==> flow/design.v <==
module adc( input  logic                 reset, clk_2Mhz, MISO,
            output logic unsigned [15:0] raw_data,
            output logic                 MOSI, adc_reset, SCK );
    logic done;
    logic transmit;
    logic unsigned [7:0] to_send;
    logic unsigned [15:0] raw_data;
    logic [7:0] data_byte;
        logic prev_done;
        logic unsigned [4:0] cnt;
        enum{CONFIGURE, RQST_COMM, READ_COMM, RQST_DATA, READ_DATA1, READ_DATA2} state;
    always_ff @(posedge clk_2Mhz, negedge reset) begin : adc_sm
        if (~reset) begin 
            state <= CONFIGURE;
            cnt <= 30;
            transmit <= 0;
            to_send <= 32;
            prev_done <= 0;
            adc_reset <= 0;
            end
        else begin
            adc_reset <= 1;
            case(state)
                CONFIGURE : begin
                    if (cnt==1500) adc_reset <= 1;
                    if (cnt>4) cnt <= cnt-1;
                    else if(done && (prev_done != done)) begin
                        if(cnt==4)to_send <= 12;
                        if(cnt==3)to_send <= 16;
                        if(cnt==2)to_send <= 68;
                        cnt <= cnt-1;
                        transmit <= 0;
                        end
                    else transmit <= 1; 
                    if(cnt==0) begin
                        state <= RQST_COMM;
                        transmit <= 0;
                        to_send  <= 8;
                        end
                    end
                RQST_COMM : begin
                    transmit <= 1;
                    if (done && (prev_done != done)) begin
                        state    <= READ_COMM;
                        transmit <= 0;
                        end
                    end
                READ_COMM : begin
                    transmit <= 1;
                    if (done && (prev_done != done)) begin
                        if (data_byte[7] == 1) begin 
                            state    <= RQST_DATA;
                            to_send  <= 56;  
                            end
                        else begin
                            state    <= RQST_COMM;
                            to_send  <= 8;  
                            end
                        transmit <= 0;
                        end
                    end
                RQST_DATA : begin
                    transmit <= 1; 
                    if (done && prev_done!=done) begin
                        state    <= READ_DATA1;
                        transmit <= 0;
                        end
                    end
                READ_DATA1 : begin
                    transmit <= 1; 
                    if (done && prev_done!=done) begin
                        transmit  <= 0;
                        state     <= READ_DATA2;
                        raw_data[15:8] <= data_byte;
                        end
                    end
                READ_DATA2 : begin
                    transmit <= 1; 
                    if (done && prev_done!=done) begin
                        raw_data[7:0] <= data_byte;
                        transmit <= 0;
                        state    <= RQST_COMM;
                        to_send  <= 8;
                        end
                    end
                default : state <= CONFIGURE;
                endcase
            prev_done <= done;
            end
        end
    spi_master spi (
        .clk       ( clk_2Mhz ),
        .reset     ( reset    ),
        .MISO      ( MISO     ),
        .transmit  ( transmit ),
        .to_send   ( to_send  ),
        .MOSI      ( MOSI      ),
        .SCK       ( SCK       ),
        .received  ( data_byte ), 
        .done      ( done      ) );
    endmodule
module spi_master( 
    input clk, reset, MISO, transmit,
    input [7:0] to_send,  
    output logic MOSI, SCK, 
    output logic [7:0] received,
    output logic done );
    enum {setup, communicate, finished} state;
    logic unsigned [3:0] cnt;
    logic [7:0] hold_to_send;
    always_comb 
        if (cnt % 2 == 0) SCK <= 0;
        else SCK <= 1;
    assign MOSI = hold_to_send[7];  
    always_comb 
        if (state == finished) done <= 1;
        else done <= 0;
    always_ff @ (posedge clk, negedge reset)
        if (~reset) begin
            state <= setup;
            cnt <= 15;
            received <= 0;
            end 
        else begin
            case(state)
                setup: begin
                    hold_to_send <= {to_send[0], to_send[7:1]};  
                    if (transmit) state <= communicate;
                    end
                communicate: begin
                    cnt <= cnt-1;
                    if (cnt % 2 == 1) begin  
                        if (cnt != 1) hold_to_send <= {hold_to_send[6:0], hold_to_send[7]};  
                        received <= {received[6:0], MISO};  
                        end
                    if (cnt == 0) begin 
                        state <= finished;
                        received <= {received[6:0], MISO};  
                        end
                    end
                finished: begin
                    cnt <= 15;
                    if (~transmit) state <= setup;
                    end
                default: state <= setup;
                endcase
            end 
    endmodule
Tool chain data of adc
What the tools print for adc, step after step.
Lines are those of the file above, counted from 1.
Library cell names are shortened.
{"block": "inputs", "design": "adc", "clock_port": "clk_2Mhz", "lib": "sky130hd", "pvt_corner": "tt_025C_1v80"}

After elaboration
Yosys after proc, flatten, opt, wreduce and memory -nomap, before mapping. Memory bits, and registers merged into a memory's read port (data or address), are not among the register bits. Print and check cells are not counted. Equal cells are merged and count once.
{"block": "classes", "mux": 36, "n_cmp": 1, "eq_ne": 26, "addsub": 2, "n_reduce_logical": 22}
{"block": "op_table", "operator": "32-bit 2-to-1 mux", "count": 9}
{"block": "op_table", "operator": "32-bit case mux with 6-bit select", "count": 1}
{"block": "op_table", "operator": "32-bit by 2-bit equality test with 1-bit output (second input constant)", "count": 3}
{"block": "op_table", "operator": "32-bit zero test", "count": 3}
{"block": "op_table", "operator": "32-bit case mux with 3-bit select", "count": 1}
{"block": "op_table", "operator": "8-bit 2-to-1 mux", "count": 12}
{"block": "op_table", "operator": "32-bit by 1-bit equality test with 1-bit output (second input constant)", "count": 2}
{"block": "op_table", "operator": "32-bit by 3-bit equality test with 1-bit output (second input constant)", "count": 2}
{"block": "op_table", "operator": "8-bit case mux with 3-bit select", "count": 1}
{"block": "op_table", "operator": "2-bit inequality test (second input constant)", "count": 8}
{"block": "op_table", "operator": "8-bit case mux with 2-bit select", "count": 1}
{"block": "op_table", "operator": "6-bit AND reduction", "count": 2}
{"block": "op_table", "operator": "5-bit by 2-bit equality test with 1-bit output (second input constant)", "count": 2}
{"block": "op_table", "operator": "5-bit 2-to-1 mux", "count": 2}
{"block": "op_table", "operator": "3-bit AND reduction", "count": 3}
{"block": "op_table", "operator": "2-bit nonzero test", "count": 4}
{"block": "op_table", "operator": "4-bit case mux with 2-bit select", "count": 1}
{"block": "op_table", "operator": "2-bit by 1-bit inequality test with 1-bit output (second input constant)", "count": 3}
{"block": "op_table", "operator": "2-bit AND reduction", "count": 3}
{"block": "op_table", "operator": "3-bit inequality test (second input constant)", "count": 2}
{"block": "op_table", "operator": "6-bit nonzero test", "count": 1}
{"block": "op_table", "operator": "6-bit 2-to-1 mux", "count": 1}
{"block": "op_table", "operator": "5-bit by 1-bit subtractor with 5-bit output (second input constant)", "count": 1}
{"block": "op_table", "operator": "5-bit by 3-bit > comparator with 1-bit output (second input constant)", "count": 1}
{"block": "op_table", "operator": "5-bit by 3-bit equality test with 1-bit output (second input constant)", "count": 1}
{"block": "op_table", "operator": "5-bit inequality test (second input constant)", "count": 1}
{"block": "op_table", "operator": "5-bit zero test", "count": 1}
{"block": "op_table", "operator": "5-bit OR reduction", "count": 1}
Not listed: further kinds 10, cells in them 14.
{"block": "bits", "wordCells": 99, "in_bits": 3, "register_bits": 116, "out_inout_bits": 19}

Logic depth
Longest topological path by Yosys (ltp), each cell counted once; first at word level (registers and memories cut), then after technology mapping (sequential cells cut; the memories' decode and read muxes count).
{"block": "depth", "word_depth": 8, "abc_area": 0, "mapped_depth": 6, "mapped_depth_nobuf": 6}

Synthesis result
Yosys stat after the flow's synthesis: flattened, memories mapped to cells. It holds for the ABC_AREA given above (unset counts as 0); a run with the other value may have another netlist.
The area totals of this step are shown rounded.
{"block": "synth_totals", "seqArea_um2": 1600, "stdcells": 177, "buf_cells": 6, "area_um2": 2400, "ffs": 58}
{"block": "types", "cell": "edfxtp_1", "count": 24, "type_area_um2": 720.691}
{"block": "types", "cell": "dfrtp_1", "count": 23, "type_area_um2": 575.552}
{"block": "types", "cell": "dfstp_2", "count": 11, "type_area_um2": 289.027}
{"block": "types", "cell": "mux2_2", "count": 10, "type_area_um2": 112.608}
{"block": "types", "cell": "ha_1", "count": 6, "type_area_um2": 75.072}
{"block": "types", "cell": "nand2_1", "count": 19, "type_area_um2": 71.318}
{"block": "types", "cell": "xnor2_1", "count": 6, "type_area_um2": 52.55}
{"block": "types", "cell": "o21ai_0", "count": 8, "type_area_um2": 40.038}
{"block": "types", "cell": "mux2_4", "count": 2, "type_area_um2": 30.029}
{"block": "types", "cell": "mux2i_1", "count": 3, "type_area_um2": 30.029}
{"block": "types", "cell": "a2111oi_4", "count": 1, "type_area_um2": 27.526}
{"block": "types", "cell": "inv_1", "count": 7, "type_area_um2": 26.275}
{"block": "types", "cell": "nor2_1", "count": 7, "type_area_um2": 26.275}
{"block": "types", "cell": "nand2b_1", "count": 4, "type_area_um2": 25.024}
{"block": "types", "cell": "nor2b_1", "count": 4, "type_area_um2": 25.024}
{"block": "types", "cell": "and2_1", "count": 3, "type_area_um2": 18.768}
{"block": "types", "cell": "and3_1", "count": 3, "type_area_um2": 18.768}
{"block": "types", "cell": "a21oi_1", "count": 3, "type_area_um2": 15.014}
Not listed: further types 27, cells in them 33.
The figures by module come from a second, unflattened synthesis with its own total; it is not the netlist above.
{"block": "unflattened", "cells_unflattened": 182, "area_unflattened_um2": 2600}
Rows give one instance, submodules left out.
{"block": "modules", "module": "adc", "mod_area_um2": 1600, "cells": 116, "seq_area_um2": 960, "instances": 1}
{"block": "modules", "module": "spi_master", "mod_area_um2": 990, "cells": 66, "seq_area_um2": 620, "instances": 1}

Worst setup path after synthesis
Source: OpenSTA report_checks on the synthesized netlist (no wires, ideal clock, input and output delay 20% of the period each), path of least setup slack; recovery checks are left aside. Register names are those of the netlist, which keeps one name where synthesis merged equal registers.
{"block": "synth_path", "path_type": "reg2reg", "start": "register cnt[0]", "end": "register to_send[3]", "delay_ns": 1.995, "arrival_ns": 1.870, "slack_ns": 0.595, "setup_time_ns": 0.125, "n_path_buf": 0, "launch_ns": 0.000, "period_ns": 2.59, "required_time_ns": 2.465, "stages": 7, "synth_period_reached_ns": 1.995}
"delay_ns" is the arrival time less input delay plus setup time.
"stages" counts driving pins, that of a launching flip-flop among them; a cell with two outputs on the path counts twice.
"synth_period_reached_ns" = period - worst setup slack (recovery checks aside). The figure is calculated, with input and output delays left at 20% of the set period.
The rows between start and end are the longest chain of elaborated cells between them; the timing report does not say that the signal goes this way. Where chains are equally long, one stands for them.
Each line given opens the expression or statement behind the cell; cells for indexed reads and writes are added by Yosys, which also makes memories of some case tables.
At most two assigning lines are given for a register; there are more.
{"block": "synth_via", "cell_sequence": "dfrtp_1 -> inv_1 -> ha_1 -> nor2b_1 -> o31a_1 -> a2111oi_4 -> mux2_4", "elab_chain_len": 8, "cone_cells": 16, "lines_between": 7, "cone_classes": "compare: 1; eq/ne: 6; mux: 7; reduce/logical: 2"}
{"block": "synth_rtl", "item": "start, declared", "line": 10, "source": "logic unsigned [4:0] cnt;"}
{"block": "synth_rtl", "item": "start, assigned", "line": 26, "source": "if (cnt>4) cnt <= cnt-1;"}
{"block": "synth_rtl", "item": "start, assigned", "line": 31, "source": "cnt <= cnt-1;"}
{"block": "synth_rtl", "item": "5-bit by 3-bit equality test with 1-bit output", "line": 28, "source": "if(cnt==4)to_send <= 12;"}
{"block": "synth_rtl", "item": "8-bit 2-to-1 mux", "line": 28}
{"block": "synth_rtl", "item": "8-bit 2-to-1 mux", "line": 29, "source": "if(cnt==3)to_send <= 16;"}
{"block": "synth_rtl", "item": "8-bit 2-to-1 mux", "line": 30, "source": "if(cnt==2)to_send <= 68;"}
{"block": "synth_rtl", "item": "8-bit 2-to-1 mux", "line": 27, "source": "else if(done && (prev_done != done)) begin"}
{"block": "synth_rtl", "item": "8-bit 2-to-1 mux", "line": 26}
{"block": "synth_rtl", "item": "8-bit 2-to-1 mux", "line": 35, "source": "if(cnt==0) begin"}
{"block": "synth_rtl", "item": "8-bit case mux with 3-bit select", "line": 23, "source": "case(state)"}
{"block": "synth_rtl", "item": "end, assigned", "line": 17, "source": "to_send <= 32;"}
{"block": "synth_rtl", "item": "end, assigned", "line": 28}
{"block": "synth_rtl", "item": "end, declared", "line": 6, "source": "logic unsigned [7:0] to_send;"}

Timing after layout
From the final timing report of job 2: the path of least setup slack in the routed layout; clock arrival at registers is part of the times.
{"block": "layout_path", "path_type": "reg2reg", "start": "register cnt[0]", "end": "register to_send[4]", "arrival_ns": 2.31, "period_ns": 2.29, "n_path_buf": 0, "launch_ns": 0.33, "required_time_ns": 2.50, "slack_ns": 0.19, "setup_time_ns": 0.11, "stages": 7}
The rows between start and end are the longest chain of elaborated cells between them; the timing report does not say that the signal goes this way. Where chains are equally long, one stands for them.
At most two assigning lines are given for a register; there are more.
{"block": "layout_via", "cell_sequence": "dfrtp_1 -> inv_1 -> ha_1 -> nor2b_1 -> o31a_1 -> a2111oi_4 -> mux2_4", "elab_chain_len": 8, "cone_cells": 16, "lines_between": 7, "cone_classes": "compare: 1; eq/ne: 6; mux: 7; reduce/logical: 2"}
{"block": "layout_rtl", "item": "start, declared", "line": 10, "source": "logic unsigned [4:0] cnt;"}
{"block": "layout_rtl", "item": "start, assigned", "line": 26, "source": "if (cnt>4) cnt <= cnt-1;"}
{"block": "layout_rtl", "item": "start, assigned", "line": 31, "source": "cnt <= cnt-1;"}
{"block": "layout_rtl", "item": "5-bit by 3-bit equality test with 1-bit output", "line": 28, "source": "if(cnt==4)to_send <= 12;"}
{"block": "layout_rtl", "item": "8-bit 2-to-1 mux", "line": 28}
{"block": "layout_rtl", "item": "8-bit 2-to-1 mux", "line": 29, "source": "if(cnt==3)to_send <= 16;"}
{"block": "layout_rtl", "item": "8-bit 2-to-1 mux", "line": 30, "source": "if(cnt==2)to_send <= 68;"}
{"block": "layout_rtl", "item": "8-bit 2-to-1 mux", "line": 27, "source": "else if(done && (prev_done != done)) begin"}
{"block": "layout_rtl", "item": "8-bit 2-to-1 mux", "line": 26}
{"block": "layout_rtl", "item": "8-bit 2-to-1 mux", "line": 35, "source": "if(cnt==0) begin"}
{"block": "layout_rtl", "item": "8-bit case mux with 3-bit select", "line": 23, "source": "case(state)"}
{"block": "layout_rtl", "item": "end, assigned", "line": 17, "source": "to_send <= 32;"}
{"block": "layout_rtl", "item": "end, assigned", "line": 28}
{"block": "layout_rtl", "item": "end, declared", "line": 6, "source": "logic unsigned [7:0] to_send;"}

==> runs of adc <==
Top module adc; platform sky130hd; tools Yosys and OpenROAD; 2 stored runs in no particular order. Input and output delays are each 20% of the period that was set; the output load is 0.01 pF.
"period_less_ws_ns" = clock period - worst setup slack. The figure is calculated, with input and output delays left at 20% of the set period.
"worst_path_allowed_less_slack_ns" is the time allowed to the run's worst setup path (the clock period less input and output delay, where it has them) less its slack. Clock arrival times count: a late capture clock shortens it, a late launch clock lengthens it.
"totalPower_mw": no workload was simulated; the value follows from the tool's default switching activity.
Values from the reports are rounded here.

Job 1
==> flow/run.sh <==
#!/bin/bash
# the make line also repeats the synthesis and layout settings of config.mk as NAME=value (left out here)
make -C /OpenROAD-flow-scripts/flow DESIGN_CONFIG=/design/flow/config.mk WORK_HOME=/design/flow/orfs CLKGATE_MAP_FILE= finish
==> flow/config.mk <==
export PLATFORM = sky130hd
export DESIGN_NAME = adc
export DESIGN_NICKNAME = adc
export VERILOG_FILES = /design/flow/design.v
export SDC_FILE = /design/flow/constraint.sdc
export NUM_CORES = 4
export LEC_CHECK = 0
export CAP_MARGIN = 20
export CELL_PAD_IN_SITES_DETAIL_PLACEMENT = 0
export CELL_PAD_IN_SITES_GLOBAL_PLACEMENT = 2
export CORE_ASPECT_RATIO = 1.83
export CORE_MARGIN = 2
export CORE_UTILIZATION = 63
export CTS_CLUSTER_DIAMETER = 160
export GPL_ROUTABILITY_DRIVEN = 1
export GPL_TIMING_DRIVEN = 0
export HOLD_SLACK_MARGIN = -0.03
export MIN_ROUTING_LAYER = met1
export PLACE_DENSITY_LB_ADDON = 0.18
export SETUP_SLACK_MARGIN = -0.05
export SLEW_MARGIN = 20
export TNS_END_PERCENT = 100
==> flow/constraint.sdc <==
create_clock -name core_clock -period 3.37 [get_ports {clk_2Mhz}]
set_input_delay 0.6740 -clock core_clock [delete_from_list [all_inputs] [get_ports {clk_2Mhz}]]
set_output_delay 0.6740 -clock core_clock [all_outputs]
set_load 0.01 [all_outputs]

==> results of job 1, as JSON <==
{
  "outcome": "not finished: placement ended with error FLW-0024"
}

Job 2
==> flow/run.sh <==
#!/bin/bash
# the make line also repeats the synthesis and layout settings of config.mk as NAME=value (left out here)
make -C /OpenROAD-flow-scripts/flow DESIGN_CONFIG=/design/flow/config.mk WORK_HOME=/design/flow/orfs CLKGATE_MAP_FILE= finish
==> flow/config.mk <==
export PLATFORM = sky130hd
export DESIGN_NAME = adc
export DESIGN_NICKNAME = adc
export VERILOG_FILES = /design/flow/design.v
export SDC_FILE = /design/flow/constraint.sdc
export NUM_CORES = 4
export LEC_CHECK = 0
export CAP_MARGIN = 20
export CORE_MARGIN = 2
export CORE_UTILIZATION = 40
export SLEW_MARGIN = 20
==> flow/constraint.sdc <==
create_clock -name core_clock -period 2.29 [get_ports {clk_2Mhz}]
set_input_delay 0.4580 -clock core_clock [delete_from_list [all_inputs] [get_ports {clk_2Mhz}]]
set_output_delay 0.4580 -clock core_clock [all_outputs]
set_load 0.01 [all_outputs]

==> results of job 2, as JSON <==
{
  "worst_path_allowed_less_slack_ns": 2.10,
  "worst_path_kind": "reg2reg",
  "period_less_ws_ns": 2.099,
  "synthArea_um2": 2400,
  "totalPower_mw": 1.9,
  "dieArea_um2": 6700,
  "ws_setup_ns": 0.19,
  "finalUtil_pct": 49,
  "tns_ns": 0.000
}
